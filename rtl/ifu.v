==> flow/design.v <==
module ifu (
    clk,
    rst_n,
    start_vld,
    start_addr,
    idu_ifu_rdy,
    idu_ifu_wfi,
    alu_ifu_br_vld,
    alu_ifu_br_addr,
    ifu_idu_vld,
    ifu_idu_ins,
    ifu_idu_pc
);
    input clk;
    input rst_n;
    input start_vld;
    input [11:0] start_addr;
    input idu_ifu_rdy;
    input idu_ifu_wfi;
    input alu_ifu_br_vld;
    input [11:0] alu_ifu_br_addr;
    output ifu_idu_vld;
    output [31:0] ifu_idu_ins;
    output [31:0] ifu_idu_pc;
    wire ifu_idu_vld_nxt;
    wire [127:0] ifu_idu_ins_raw;
    wire mem_ce;
    wire [7:0] mem_addr;
    wire cur_ins_addr_en;
    wire [11:0] cur_ins_addr_nxt;
    wire [11:0] cur_ins_addr;
    wire [11:0] cur_ins_addr_plus;
    assign ifu_idu_vld_nxt = start_vld | ifu_idu_vld & ~idu_ifu_wfi | alu_ifu_br_vld;
    assign ifu_idu_ins = {32{cur_ins_addr[3:2] == 2'b00}} & ifu_idu_ins_raw[31:0]
                       | {32{cur_ins_addr[3:2] == 2'b01}} & ifu_idu_ins_raw[63:32]
                       | {32{cur_ins_addr[3:2] == 2'b10}} & ifu_idu_ins_raw[95:64]
                       | {32{cur_ins_addr[3:2] == 2'b11}} & ifu_idu_ins_raw[127:96];
    DFFR #(.WIDTH(1))
    ff_ifu_idu_vld(
        .clk(clk),
        .rst_n(rst_n),
        .d(ifu_idu_vld_nxt),
        .q(ifu_idu_vld)
    );
    assign cur_ins_addr_plus = cur_ins_addr + 15'h4;
    assign cur_ins_addr_en = idu_ifu_rdy & ifu_idu_vld | start_vld | alu_ifu_br_vld;
    assign cur_ins_addr_nxt = start_vld ? {start_addr[11:2], 2'b00} : alu_ifu_br_vld ? alu_ifu_br_addr[11:0] : cur_ins_addr_plus;
    DFFE #(.WIDTH(12))
    ff_cur_ins_addr(
        .clk(clk),
        .en(cur_ins_addr_en),
        .d(cur_ins_addr_nxt),
        .q(cur_ins_addr)
    );
    assign mem_ce = start_vld | ifu_idu_vld & idu_ifu_rdy & (&cur_ins_addr[3:2]) | alu_ifu_br_vld;
    assign mem_addr = start_vld ? start_addr[11:4] : alu_ifu_br_vld ? alu_ifu_br_addr[11:4] : cur_ins_addr_plus[11:4];
    mem_wrapper #(
        .ADDR_WIDTH(8),
        .DATA_WIDTH(128)
    )
    ifu_mem_wrap_256x128(
        .clk(clk),
        .we(1'b0),
        .ce(mem_ce),
        .addr(mem_addr),
        .din(128'b0),
        .dout(ifu_idu_ins_raw)
    );
    assign ifu_idu_pc = {20'b0, cur_ins_addr};
endmodule
module DFFE(
    clk,
    d,
    en,
    q
);
parameter WIDTH = 1;
input wire clk;
input wire en;
input wire [WIDTH-1:0]d;
output reg [WIDTH-1:0]q;
always@(posedge clk)begin
    if(en) begin
        q <= d;
    end
end
endmodule
module DFFR(
    clk,
    rst_n,
    d,
    q
);
parameter WIDTH = 1;
input wire clk;
input wire rst_n;
input wire [WIDTH-1:0]d;
output reg [WIDTH-1:0]q;
always@(posedge clk or negedge rst_n)begin
    if(~rst_n)begin
        q <= {WIDTH{1'b0}};
    end
    else begin
        q <= d;
    end
end
endmodule
module mem_wrapper (
    clk,
    we,
    ce,
    addr,
    din,
    dout
);
    parameter ADDR_WIDTH = 8;
    parameter DATA_WIDTH = 16;
    parameter DEPTH = 1 << ADDR_WIDTH;
    input clk;
    input we;
    input ce;
    input [ADDR_WIDTH-1:0] addr;
    input [DATA_WIDTH-1:0] din;
    output reg [DATA_WIDTH-1:0] dout;
    reg [DATA_WIDTH-1:0] mem [0:DEPTH-1];
    always @(posedge clk) begin
        if (we & ce) begin
            mem[addr] <= din;
        end
        else if(ce) begin
            dout <= mem[addr];  
        end
    end
endmodule
==> Tool chain data of ifu <==
The steps from the RTL of ifu to its reports follow in flow order.
Lines are those of the file above, counted from 1.
{ "setup": {"design": "ifu", "clk_port": "clk", "library": "sky130hd", "corner": "tt_025C_1v80"} }

==> Word level <==
Counts by Yosys on the flattened word-level netlist (proc, flatten, opt, wreduce; memories kept). Register bits leave out memories and registers merged into their read ports (data or address). Print and check cells are left out. Cells with the same type and inputs are merged into one.
{ "classes": {"n_mux": 2, "reduce_and_logical": 2, "equal": 3, "logic": 17, "n_addsub": 1} }
{ "op_table": {"columns": ["cell", "n"], "rows": [
  ["32-bit bitwise AND", 4],
  ["32-bit bitwise OR", 3],
  ["12-bit 2-to-1 mux", 2],
  ["12-bit by 3-bit adder with 12-bit output with constant B", 1],
  ["1-bit bitwise OR", 6],
  ["2-bit equality test with constant B", 2],
  ["1-bit bitwise AND", 3],
  ["2-bit by 1-bit equality test with 1-bit output with constant B", 1],
  ["2-bit zero test", 1],
  ["2-bit AND reduction", 1],
  ["1-bit inverter", 1]
]} }
{ "word_totals": {"wordCells": 29, "output_inout_bits": 65, "reg_bits": 141} }

==> Logic depth <==
Depth = most cells in a row (Yosys ltp): at word level without a register or memory, in the mapped netlist without a sequential cell, where the memories' decode and read muxes count.
{ "depth": {"ltp_word": 5, "abc_area": 0, "depth_mapped": 5, "depth_no_buf": 5} }

==> After synthesis <==
The flow's flattened synthesis, as Yosys stat reports it; memories are mapped. The netlist is that of the ABC_AREA named above (0 if unset); the other value can give another one.
The area totals of this step are shown rounded.
{ "mapped": {"yosys_area_um2": 1180, "n_buf": 55, "sequential_area_um2": 385, "cell_count": 129, "ff_cells": 13} }
{ "types": {"columns": ["cell_type", "n", "type_area_um2"], "rows": [
  ["sky130_fd_sc_hd__buf_4", 52, 390.374],
  ["sky130_fd_sc_hd__edfxtp_1", 12, 360.346],
  ["sky130_fd_sc_hd__mux2i_1", 4, 40.038],
  ["sky130_fd_sc_hd__nand2_1", 9, 33.782],
  ["sky130_fd_sc_hd__a21oi_1", 6, 30.029],
  ["sky130_fd_sc_hd__a221o_1", 3, 30.029],
  ["sky130_fd_sc_hd__xnor2_1", 3, 26.275],
  ["sky130_fd_sc_hd__dfrtp_1", 1, 25.024],
  ["sky130_fd_sc_hd__o21ai_0", 5, 25.024],
  ["sky130_fd_sc_hd__and3_1", 3, 18.768],
  ["sky130_fd_sc_hd__o22ai_1", 3, 18.768],
  ["sky130_fd_sc_hd__xor2_1", 2, 17.517],
  ["sky130_fd_sc_hd__inv_1", 4, 15.014],
  ["sky130_fd_sc_hd__nor2_1", 4, 15.014],
  ["sky130_fd_sc_hd__ha_1", 1, 12.512],
  ["sky130_fd_sc_hd__nand4_1", 2, 12.512],
  ["sky130_fd_sc_hd__or3_1", 2, 12.512],
  ["sky130_fd_sc_hd__and4_4", 1, 11.261]
]} }
Other cell types: 11; their cells: 12.

==> Path before layout <==
Path of least setup slack by OpenSTA after synthesis, without wires, with an ideal clock, recovery checks aside; 20% of the period is set as input and as output delay. Where synthesis merged equal registers, the netlist keeps one of their names.
{ "synth_timing": {"path_type": "register -> register", "from": "reg ff_cur_ins_addr.q[5]", "to": "reg ff_cur_ins_addr.q[10]", "clock_period_ns": 1.67, "t_first_pin_ns": 0.000, "path_delay_ns": 1.538, "path_stages": 5, "required_time_ns": 1.409, "arrival_time_ns": 1.277, "setup_slack_ns": 0.132, "path_buffers": 0, "period_less_setup_slack_ns": 1.538} }
"path_delay_ns" is the arrival time less input delay plus setup time.
"path_stages" counts driving pins, that of a launching flip-flop among them; a cell with two outputs on the path counts twice.
"period_less_setup_slack_ns" = period - worst setup slack (recovery checks aside). The figure is calculated, with input and output delays left at 20% of the set period.
The rows between start and end are the longest chain of elaborated cells between them; the timing report does not say that the signal goes this way. Where chains are equally long, one stands for them.
Each line given opens the expression or statement behind the cell; cells for indexed reads and writes are added by Yosys, which also makes memories of some case tables.
{ "synth_between": {"path_cell_list": "sky130_fd_sc_hd__edfxtp_1 -> sky130_fd_sc_hd__and4_4 -> sky130_fd_sc_hd__nand4_1 -> sky130_fd_sc_hd__xnor2_1 -> sky130_fd_sc_hd__a221o_1", "elab_chain_len": 3, "cone_cells": 3, "lines_between": 2, "classes_between": "1 x add/sub; 2 x mux"} }
{ "synth_rtl": {"columns": ["item", "line", "rtl"], "rows": [
  ["from (decl)", 81, "output reg [WIDTH-1:0]q;"],
  ["from (assign)", 84, "q <= d;"],
  ["12-bit by 3-bit adder with 12-bit output", 45, "assign cur_ins_addr_plus = cur_ins_addr + 15'h4;"],
  ["12-bit 2-to-1 mux (2 in a row)", 47, "assign cur_ins_addr_nxt = start_vld ? {start_addr[11:2], 2'b00} : alu_ifu_br_vld ? alu_ifu_br_addr[11:0] : cur ..."],
  ["to (assign)", 84, null],
  ["to (decl)", 81, null]
]} }

==> Worst path after layout <==
From the final timing report of run 1: the path of least setup slack in the routed layout; clock arrival at registers is part of the times.
{ "layout_timing": {"path_type": "register -> output", "from": "reg ff_cur_ins_addr.q[6]", "to": "out ifu_idu_pc[6]", "required_time_ns": 1.53, "arrival_time_ns": 1.30, "t_first_pin_ns": 0.25, "path_stages": 2, "path_buffers": 1, "setup_slack_ns": 0.22, "clock_period_ns": 1.91} }
{ "layout_between": {"path_cell_list": "sky130_fd_sc_hd__edfxtp_1 -> sky130_fd_sc_hd__clkdlybuf4s50_1", "elab_chain_len": 0, "cone_cells": 0, "lines_between": 0} }
{ "layout_rtl": {"columns": ["item", "line", "rtl"], "rows": [
  ["from (decl)", 81, "output reg [WIDTH-1:0]q;"],
  ["from (assign)", 84, "q <= d;"],
  ["to (decl)", 24, "output [31:0] ifu_idu_pc;"]
]} }

Design ifu on sky130hd. What follows are 2 stored runs of the flow, each under its own settings; their order means nothing. The constraints put input and output delay at 20% of the set period each and load the outputs with 0.01 pF.
"period achieved" is the run's clock period less its worst setup slack. It is reckoned from that one timing run; input and output delays stay at 20% of the period that was set.
"worst path time" is the time allowed to the run's worst setup path (the clock period less input and output delay, where it has them) less its slack. Clock arrival times count: a late capture clock shortens it, a late launch clock lengthens it.
"power consumption" rests on the timing tool's default activity at the inputs, not on a simulated workload.
The measured numbers are rounded.

==> run 1: settings <==
{ "period_ns": 1.91, "CORE_UTILIZATION": 25, "SETUP_SLACK_MARGIN": 0.14, "PLACE_DENSITY": 0.41, "HOLD_SLACK_MARGIN": -0.08, "CORE_MARGIN": 5, "CELL_PAD_IN_SITES_GLOBAL_PLACEMENT": 3, "GPL_TIMING_DRIVEN": 1, "CTS_CLUSTER_DIAMETER": 95, "MIN_ROUTING_LAYER": "met2", "MAX_ROUTING_LAYER": "met4", "CAP_MARGIN": 20, "SLEW_MARGIN": 20 }
==> run 1: results <==
period achieved: 1.687 ns
worst path time: 1.30 ns
kind of the worst setup path: register -> output
power consumption: 0.942 mW
setup TNS: 0.000 ns
area of the die: 6200 um^2
lowest setup slack: 0.223 ns
utilization: 33.3%
chip area after synthesis (Yosys): 1180 um^2
standard-cell area of the final layout: 1550 um^2

==> run 2: settings <==
{ "period_ns": 1.51, "CORE_UTILIZATION": 44, "SETUP_SLACK_MARGIN": 0.2, "PLACE_DENSITY_LB_ADDON": 0.24, "HOLD_SLACK_MARGIN": 0.19, "CORE_ASPECT_RATIO": 0.52, "TNS_END_PERCENT": 40, "ABC_AREA": 0, "GPL_TIMING_DRIVEN": 0, "CTS_CLUSTER_SIZE": 67, "CTS_CLUSTER_DIAMETER": 107, "MAX_ROUTING_LAYER": "met4", "CAP_MARGIN": 20, "CORE_MARGIN": 2, "SLEW_MARGIN": 20 }
==> run 2: results <==
period achieved: 1.474 ns
worst path time: 1.47 ns
kind of the worst setup path: register -> register
power consumption: 1.31 mW
setup TNS: 0.000 ns
area of the die: 3140 um^2
lowest setup slack: 0.036 ns
utilization: 79.5%
chip area after synthesis (Yosys): 1180 um^2
standard-cell area of the final layout: 2000 um^2
